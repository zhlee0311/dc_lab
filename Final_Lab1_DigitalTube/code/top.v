==> flow/design.v <==
`timescale 1ns / 1ps
module display (
    input clk,   
    input [1:0] sw,   
    output reg [2:0] which,   
    output reg [7:0] seg   
);
  reg [32:1] data;
  reg [14:0] count;
  reg [ 3:0] digit;
  initial begin
    count <= 0;
    which <= 0;
  end
  always @(sw) begin
    case (sw)
      2'b00: data <= 32'hz;
      2'b01: data <= 32'h7654_3210;
      2'b11: data <= 32'h0123_4567;
      2'b10: data <= 32'hfedc_ba98;
    endcase
  end
  always @(posedge clk) count <= count + 1'b1;
  always @(negedge clk) begin
    if (&count) begin
      which <= which + 1'b1;
    end
  end
  always @(*) begin
    case (which)
      3'b000: digit <= data[32:29];
      3'b001: digit <= data[28:25];
      3'b010: digit <= data[24:21];
      3'b011: digit <= data[20:17];
      3'b100: digit <= data[16:13];
      3'b101: digit <= data[12:9];
      3'b110: digit <= data[8:5];
      3'b111: digit <= data[4:1];
    endcase
  end
  always @(*) begin
    case (digit)
      4'h0: seg <= 8'b0000_0011;
      4'h1: seg <= 8'b1001_1111;
      4'h2: seg <= 8'b0010_0101;
      4'h3: seg <= 8'b0000_1101;
      4'h4: seg <= 8'b1001_1001;
      4'h5: seg <= 8'b0100_1001;
      4'h6: seg <= 8'b0100_0001;
      4'h7: seg <= 8'b0001_1111;
      4'h8: seg <= 8'b0000_0001;
      4'h9: seg <= 8'b0000_1001;
      4'hA: seg <= 8'b0001_0001;
      4'hB: seg <= 8'b1100_0001;
      4'hC: seg <= 8'b0110_0011;
      4'hD: seg <= 8'b1000_0101;
      4'hE: seg <= 8'b0110_0001;
      4'hF: seg <= 8'b0111_0001;
    endcase
  end
endmodule
`timescale 1ns / 1ps
module top (
    input clk,
    input [1:0] sw,
    output reg enable = 1,
    output [2:0] which,
    output [7:0] seg
);
  display uut (
      clk,
      sw,
      which,
      seg
  );
endmodule
# Reports on top
# The steps from the RTL of top to its reports follow in flow order.
# Lines are those of the file above, counted from 1.
# Library cell names are shortened.
# Not given: -
[design] top_module="top" clock_port="clk" lib="sky130hd" pvt_corner="tt_025C_1v80"

# After elaboration
# Counts by Yosys on the flattened word-level netlist (proc, flatten, opt, wreduce; memories kept). Register bits leave out memories and registers merged into their read ports (data or address); mux counts leave out enables and synchronous resets folded into registers. Print and check cells are left out. Cells with the same type and inputs are merged into one.
# Yosys's memory passes give these memory sizes; they may raise the number of words (mostly to a power of two), join words into wider ones and drop unused or constant bits.
[bits] romBits=112 word_cells=20 out_inout_bits=12 mem_count=1 regBits=18
[mem_list] name="(name not given)" words=16 width=7 rd=1 write_ports=0 line_no=42 text="case (digit)"
[classes] mux=2 addsub=2 n_eq=10 reduce_logical=3
[op_table] op="case mux 32 bit (select 4 bit)" count=1
[op_table] op="case mux 4 bit (select 8 bit)" count=1
[op_table] op="adder 15 x 1 -> 15 bit (second input constant)" count=1
[op_table] op="AND reduction 15 bit" count=1
[op_table] op="equality test 3 bit (second input constant)" count=4
[op_table] op="equality test 3 x 2 -> 1 bit (second input constant)" count=2
[op_table] op="equality test 2 bit (second input constant)" count=2
[op_table] op="adder 3 x 1 -> 3 bit (second input constant)" count=1
[op_table] op="equality test 3 x 1 -> 1 bit (second input constant)" count=1
[op_table] op="zero test 3 bit" count=1
[op_table] op="equality test 2 x 1 -> 1 bit (second input constant)" count=1
[op_table] op="zero test 2 bit" count=1

# Logic depth
# Longest topological path by Yosys (ltp), each cell counted once; first at word level (registers and memories cut), then after technology mapping (sequential cells cut; the memories' decode and read muxes count).
[logic_depth] word_depth=3 ABC_AREA=0 depth_mapped=9 ltp_nobuf=7

# After synthesis
# Source: synth_stat.txt of the flow (Yosys; design flattened, memories mapped). It holds for the ABC_AREA given above (unset counts as 0); a run with the other value may have another netlist.
[types] type="dfxtp_1" count=15
[types] type="edfxtp_1" count=3
[types] type="ha_1" count=7
[types] type="xnor2_1" count=10
[types] type="nand2_1" count=14
[types] type="nand3_1" count=8
[types] type="inv_1" count=8
[types] type="o21ai_0" count=6
[types] type="xor2_1" count=3
[types] type="a21oi_1" count=5
[types] type="and2_1" count=4
[types] type="and3_1" count=4
[types] type="o22ai_1" count=4
[types] type="buf_6" count=2
[types] type="mux2_2" count=2
[types] type="mux2i_1" count=2
[types] type="nor2_1" count=5
[types] type="a311oi_2" count=1
# Other cell types: 24; their cells: 33.
[synth_totals] area_um2=1167.4 ffs=18 stdcells=136 seqArea_um2=390.4
# The figures by module come from a second, unflattened synthesis with its own total; it is not the netlist above.
[hier_totals] cells_unflattened=130 area_unflattened_um2=1189.9
# Each row is one instance without its submodules.
[by_module] module="display" mod_area_um2=1178.6 cells=128 seq_area_um2=390.4 instances=1
[by_module] module="top" mod_area_um2=11.3 cells=2 seq_area_um2=0.0 instances=1

Wiki page: top / flow data

top through Yosys and OpenROAD on sky130hd: 2 stored runs, unordered, with their settings and measured results. The constraints put input and output delay at 20% of the set period each and load the outputs with 0.01 pF.
"power_total_w" is the tool's figure for a default switching activity; nothing was simulated.

[flow] run 1: files
==> flow/run.sh <==
#!/bin/bash
# the make line also repeats the synthesis and layout settings of config.mk as NAME=value (left out here)
make -C /OpenROAD-flow-scripts/flow DESIGN_CONFIG=/design/flow/config.mk WORK_HOME=/design/flow/orfs CLKGATE_MAP_FILE= finish
==> flow/config.mk <==
export PLATFORM = sky130hd
export DESIGN_NAME = top
export DESIGN_NICKNAME = top
export VERILOG_FILES = /design/flow/design.v
export SDC_FILE = /design/flow/constraint.sdc
export NUM_CORES = 4
export LEC_CHECK = 0
export CAP_MARGIN = 30
export CELL_PAD_IN_SITES_DETAIL_PLACEMENT = 0
export CELL_PAD_IN_SITES_GLOBAL_PLACEMENT = 3
export CORE_MARGIN = 8
export CORE_UTILIZATION = 44
export MAX_ROUTING_LAYER = met5
export PLACE_DENSITY_LB_ADDON = 0.12
export SETUP_SLACK_MARGIN = 1.9
export SLEW_MARGIN = 15
==> flow/constraint.sdc <==
create_clock -name core_clock -period 11.6 [get_ports {clk}]
set_input_delay 2.3200 -clock core_clock [delete_from_list [all_inputs] [get_ports {clk}]]
set_output_delay 2.3200 -clock core_clock [all_outputs]
set_load 0.01 [all_outputs]

[flow] run 1: not finished: placement ended with error FLW-0024

[flow] run 2: files
==> flow/run.sh <==
#!/bin/bash
# the make line also repeats the synthesis and layout settings of config.mk as NAME=value (left out here)
make -C /OpenROAD-flow-scripts/flow DESIGN_CONFIG=/design/flow/config.mk WORK_HOME=/design/flow/orfs CLKGATE_MAP_FILE= finish
==> flow/config.mk <==
export PLATFORM = sky130hd
export DESIGN_NAME = top
export DESIGN_NICKNAME = top
export VERILOG_FILES = /design/flow/design.v
export SDC_FILE = /design/flow/constraint.sdc
export NUM_CORES = 4
export LEC_CHECK = 0
export ABC_AREA = 1
export CAP_MARGIN = 25
export CELL_PAD_IN_SITES_GLOBAL_PLACEMENT = 3
export CORE_MARGIN = 2
export CORE_UTILIZATION = 28
export CTS_CLUSTER_DIAMETER = 98
export CTS_CLUSTER_SIZE = 37
export MAX_ROUTING_LAYER = met4
export PLACE_DENSITY_LB_ADDON = 0.05
export SETUP_SLACK_MARGIN = -0.08
export SLEW_MARGIN = 5
export TNS_END_PERCENT = 85
==> flow/constraint.sdc <==
create_clock -name core_clock -period 7.39 [get_ports {clk}]
set_input_delay 1.4780 -clock core_clock [delete_from_list [all_inputs] [get_ports {clk}]]
set_output_delay 1.4780 -clock core_clock [all_outputs]
set_load 0.01 [all_outputs]

[flow] run 2: metrics
[metrics] post_synth_area_um2 = 1241.2
[metrics] setup_worst_slack_ns = -0.023
[metrics] finish.utilization_pct = 37.6
[metrics] timing.hold.ws_ns = 0.398
[metrics] timing.setup.tns_ns = -0.039
[metrics] final_stdcell_area_um2 = 1624.1
[metrics] design.die.area_um2 = 4981.5
[metrics] power_total_w = 0.000185
